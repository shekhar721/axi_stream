==> flow/design.v <==
module axi #(
    parameter TDATA_WIDTH = 32,   
    parameter MODE_WIDTH = 2      
) (
    input  wire                     aclk,
    input  wire                     aresetn,
    input  wire [TDATA_WIDTH-1:0]   s_axis_tdata,
    input  wire [TDATA_WIDTH/8-1:0] s_axis_tkeep,
    input  wire                     s_axis_tvalid,
    input  wire                     s_axis_tlast,
    output wire                     s_axis_tready,
    output wire [TDATA_WIDTH-1:0]   m_axis_tdata,
    output wire [TDATA_WIDTH/8-1:0] m_axis_tkeep,
    output wire                     m_axis_tvalid,
    output wire                     m_axis_tlast,
    input  wire                     m_axis_tready,
    input  wire [MODE_WIDTH-1:0]    mode,            
    input  wire [TDATA_WIDTH-1:0]   constant_value   
);
    reg [TDATA_WIDTH-1:0]   tdata_reg;
    reg [TDATA_WIDTH/8-1:0] tkeep_reg;
    reg                     tvalid_reg;
    reg                     tlast_reg;
    reg                     tready_reg;
    function [TDATA_WIDTH-1:0] reverse_bytes;
        input [TDATA_WIDTH-1:0] data;
        integer i;
        begin
            for (i = 0; i < TDATA_WIDTH/8; i = i + 1) begin
                reverse_bytes[8*i +: 8] = data[8*(TDATA_WIDTH/8-1-i) +: 8];
            end
        end
    endfunction
    always @(*) begin
        case (mode)
            2'd0: tdata_reg = s_axis_tdata;                     
            2'd1: tdata_reg = reverse_bytes(s_axis_tdata);      
            2'd2: tdata_reg = s_axis_tdata + constant_value;    
            default: tdata_reg = s_axis_tdata;                  
        endcase
    end
    always @(posedge aclk or negedge aresetn) begin
        if (!aresetn) begin
            tvalid_reg <= 1'b0;
            tready_reg <= 1'b1;   
            tkeep_reg  <= 1'b0;
            tlast_reg  <= 1'b0;
        end else begin
            if (m_axis_tready || !tvalid_reg) begin
                if (s_axis_tvalid && tready_reg) begin
                    tvalid_reg <= 1'b1;
                    tkeep_reg  <= s_axis_tkeep;
                    tlast_reg  <= s_axis_tlast;
                    tready_reg <= 1'b1;   
                end else begin
                    tvalid_reg <= 1'b0;
                    tready_reg <= 1'b1;
                end
            end
        end
    end
    assign m_axis_tdata  = tdata_reg;
    assign m_axis_tkeep  = tkeep_reg;
    assign m_axis_tvalid = tvalid_reg;
    assign m_axis_tlast  = tlast_reg;
    assign s_axis_tready = tready_reg;
endmodule
Step by step through the tools: axi --
The steps from the RTL of axi to its reports follow in flow order. Lines are those of the file above, counted from 1. Library cell names are shortened. A cell with -- has no value.
Design: design top axi, clock input aclk, standard-cell library sky130hd, library corner tt_025C_1v80

Elaborated design --
Yosys after proc, flatten, opt, wreduce and memory -nomap, before mapping. Enables and synchronous resets that opt folds into registers are not counted as muxes. Memory bits, and registers merged into a memory's read port (data or address), are not among the register bits. Print and check cells are not counted. Equal cells are merged and count once.
Word-level totals: input port bits 75, register bits after elaboration 6, output and inout port bits 39, cells after elaboration 11
Cells by class: reductions and logical operators 3, multiplexer cells 2, equality and inequality tests 2, add/subtract/negate cells 1
Operator list (count):
- 32-bit parallel mux with 2-bit select | 1
- 32-bit adder | 1
- 2-bit by 1-bit equality test with 1-bit output with constant B | 1
- 2-bit equality test with constant B | 1
- 2-bit AND reduction | 1
- 1-bit logical OR | 1
- 1-bit zero test | 1
- 1-bit 2-to-1 mux | 1

Depth --
Yosys ltp: most cells in a row. Word level: on the elaborated netlist, between registers, memories and ports. Mapped: between sequential cells and ports; inverters and the memories' decode and read muxes count.
Logic depth: depth after elaboration 3, ABC_AREA 0, mapped depth 11

After synthesis --
Yosys stat after the flow's synthesis: flattened, memories mapped to cells. It holds for the ABC_AREA given above (unset counts as 0); a run with the other value may have another netlist.
Cells by type:
- ha_1 | count 33, area in all 412.896 µm²
- a21oi_1 | count 44, area in all 220.211 µm²
- xnor2_1 | count 19, area in all 166.41 µm²
- dfrtp_1 | count 6, area in all 150.144 µm²
- o21ai_0 | count 30, area in all 150.144 µm²
- nand2_1 | count 32, area in all 120.115 µm²
- a221oi_1 | count 13, area in all 113.859 µm²
- a22oi_1 | count 13, area in all 97.594 µm²
- inv_1 | count 25, area in all 93.84 µm²
- a21o_1 | count 12, area in all 90.086 µm²
- mux2_2 | count 6, area in all 67.565 µm²
- nor2_1 | count 15, area in all 56.304 µm²
- o21a_1 | count 7, area in all 52.55 µm²
- o21bai_1 | count 7, area in all 52.55 µm²
- nand2b_1 | count 7, area in all 43.792 µm²
- xor2_1 | count 5, area in all 43.792 µm²
- clkbuf_1 | count 11, area in all 41.29 µm²
- nor3_1 | count 7, area in all 35.034 µm²
Other cell types: 34; their cells: 60.
Synthesis totals: mapped area 0.0024974 mm², buffer cells 15, area of sequential cells 0.0001501 mm², flip-flop cells 6, cell count 352

Path before layout --
OpenSTA on the mapped netlist: ideal clock, no wires. The path of least setup slack (recovery checks aside). Input and output delay are each 20% of the period. Register names are those of the netlist, which keeps one name where synthesis merged equal registers.
Timing path after synthesis: path type input-to-output, start in s_axis_tdata[10], end out m_axis_tdata[31], path buffers 1, stages 10, path slack 1.774 ns, delay of the path 2.096 ns, arrival 3.386 ns, launch time at the first pin 1.290 ns, clock period 6.45 ns, required time 5.160 ns, external input delay 1.290 ns, synthesis period reached 4.676 ns
"delay of the path" = arrival - input delay + setup time. At an output port there is no setup time. "stages": output pins that drive a net of the path, with the launching flip-flop's if there is one; two outputs of one cell count as two. "synthesis period reached" = period - worst setup slack (recovery checks aside). The figure is calculated, with input and output delays left at 20% of the set period. Between the ends stands the longest chain of elaborated cells between them, by number of cells; it is not shown to be the way that was timed. Of several equally long chains one is given. Each line given opens the expression or statement behind the cell; cells for indexed reads and writes are added by Yosys, which also makes memories of some case tables.
On the way, after synthesis: cells stage by stage ha_1 -> buf_6 -> nand4_1 -> o21bai_1 -> o41ai_4 -> nor3_2 -> nor4_4 -> nor3_1 -> or4b_1 -> nand3_1, length of the longest elaborated chain 2
RTL lines, path after synthesis:
- start, declared | line 7 | input  wire [TDATA_WIDTH-1:0]   s_axis_tdata,
- 32-bit adder | line 38 | 2'd2: tdata_reg = s_axis_tdata + constant_value;
- 32-bit parallel mux with 2-bit select | line 35 | case (mode)
- end, declared | line 12 | output wire [TDATA_WIDTH-1:0]   m_axis_tdata,

Timing after layout --
From the final timing report of run 1: the path of least setup slack in the routed layout; clock arrival at registers is part of the times.
Timing path after layout: path type input-to-output, start in s_axis_tdata[8], end out m_axis_tdata[23], required time 2.17 ns, clock period 2.71 ns, launch time at the first pin 0.54 ns, external input delay 0.54 ns, path slack -0.98 ns, arrival 3.15 ns, stages 13, path buffers 4
Between the ends stands the longest chain of elaborated cells between them, by number of cells; it is not shown to be the way that was timed. Of several equally long chains one is given.
On the way, after layout: cells stage by stage buf_8 -> ha_4 -> buf_4 -> nand4_1 -> nor4_4 -> o41ai_4 -> buf_4 -> nor2b_4 -> o21a_1 -> a221oi_2 -> xor2_1 -> o221ai_2 -> buf_2, length of the longest elaborated chain 2
RTL lines, path after layout:
- start, declared | line 7 | input  wire [TDATA_WIDTH-1:0]   s_axis_tdata,
- 32-bit adder | line 38 | 2'd2: tdata_reg = s_axis_tdata + constant_value;
- 32-bit parallel mux with 2-bit select | line 35 | case (mode)
- end, declared | line 12 | output wire [TDATA_WIDTH-1:0]   m_axis_tdata,

Flow measurements of axi on sky130hd: 2 stored runs with different settings, listed in no order. Input and output delays are each 20% of the period that was set; the output load is 0.01 pF.
By "reached clock period" is meant the clock period of the run minus its worst setup slack. This is arithmetic on one report: input and output delays are still those of the set period (20% each).
"time used up by the worst setup path" = time allowed to the worst setup path (clock period - input delay - output delay, where it has them) - its slack; a late launch clock adds to it, a late capture clock takes from it.

[run 1] flow files
==> flow/run.sh <==
#!/bin/bash
# the make line also repeats the synthesis and layout settings of config.mk as NAME=value (left out here)
make -C /OpenROAD-flow-scripts/flow DESIGN_CONFIG=/design/flow/config.mk WORK_HOME=/design/flow/orfs CLKGATE_MAP_FILE= finish
==> flow/config.mk <==
export PLATFORM = sky130hd
export DESIGN_NAME = axi
export DESIGN_NICKNAME = axi
export VERILOG_FILES = /design/flow/design.v
export SDC_FILE = /design/flow/constraint.sdc
export NUM_CORES = 4
export LEC_CHECK = 0
export CAP_MARGIN = 20
export CELL_PAD_IN_SITES_DETAIL_PLACEMENT = 0
export CORE_MARGIN = 2
export CORE_UTILIZATION = 37
export CTS_CLUSTER_SIZE = 70
export GPL_TIMING_DRIVEN = 1
export MAX_ROUTING_LAYER = met5
export PLACE_DENSITY_LB_ADDON = 0.06
export SLEW_MARGIN = 20
==> flow/constraint.sdc <==
create_clock -name core_clock -period 2.71 [get_ports {aclk}]
set_input_delay 0.5420 -clock core_clock [delete_from_list [all_inputs] [get_ports {aclk}]]
set_output_delay 0.5420 -clock core_clock [all_outputs]
set_load 0.01 [all_outputs]

[run 1] result: lowest setup slack -0.982 ns; reached clock period 3.692 ns; mapped cell area after synthesis 0.0024974 mm²; utilization 0.9; time used up by the worst setup path 2.61 ns; worst path kind input-to-output; die outline area 0.0074227 mm²

[run 2] flow files
==> flow/run.sh <==
#!/bin/bash
# the make line also repeats the synthesis and layout settings of config.mk as NAME=value (left out here)
make -C /OpenROAD-flow-scripts/flow DESIGN_CONFIG=/design/flow/config.mk WORK_HOME=/design/flow/orfs CLKGATE_MAP_FILE= finish
==> flow/config.mk <==
export PLATFORM = sky130hd
export DESIGN_NAME = axi
export DESIGN_NICKNAME = axi
export VERILOG_FILES = /design/flow/design.v
export SDC_FILE = /design/flow/constraint.sdc
export NUM_CORES = 4
export LEC_CHECK = 0
export CAP_MARGIN = 20
export CORE_ASPECT_RATIO = 0.6
export CORE_MARGIN = 9
export CORE_UTILIZATION = 18
export CTS_CLUSTER_DIAMETER = 366
export MIN_ROUTING_LAYER = met2
export PLACE_DENSITY_LB_ADDON = 0.14
export SETUP_SLACK_MARGIN = 0.04
export SLEW_MARGIN = 20
export TNS_END_PERCENT = 25
==> flow/constraint.sdc <==
create_clock -name core_clock -period 2.99 [get_ports {aclk}]
set_input_delay 0.5980 -clock core_clock [delete_from_list [all_inputs] [get_ports {aclk}]]
set_output_delay 0.5980 -clock core_clock [all_outputs]
set_load 0.01 [all_outputs]

[run 2] result: mapped cell area after synthesis 0.0024974 mm²; time used up by the worst setup path 2.55 ns; worst path kind input-to-output; die outline area 0.0185779 mm²; lowest setup slack -0.757 ns; utilization 0.444; reached clock period 3.747 ns
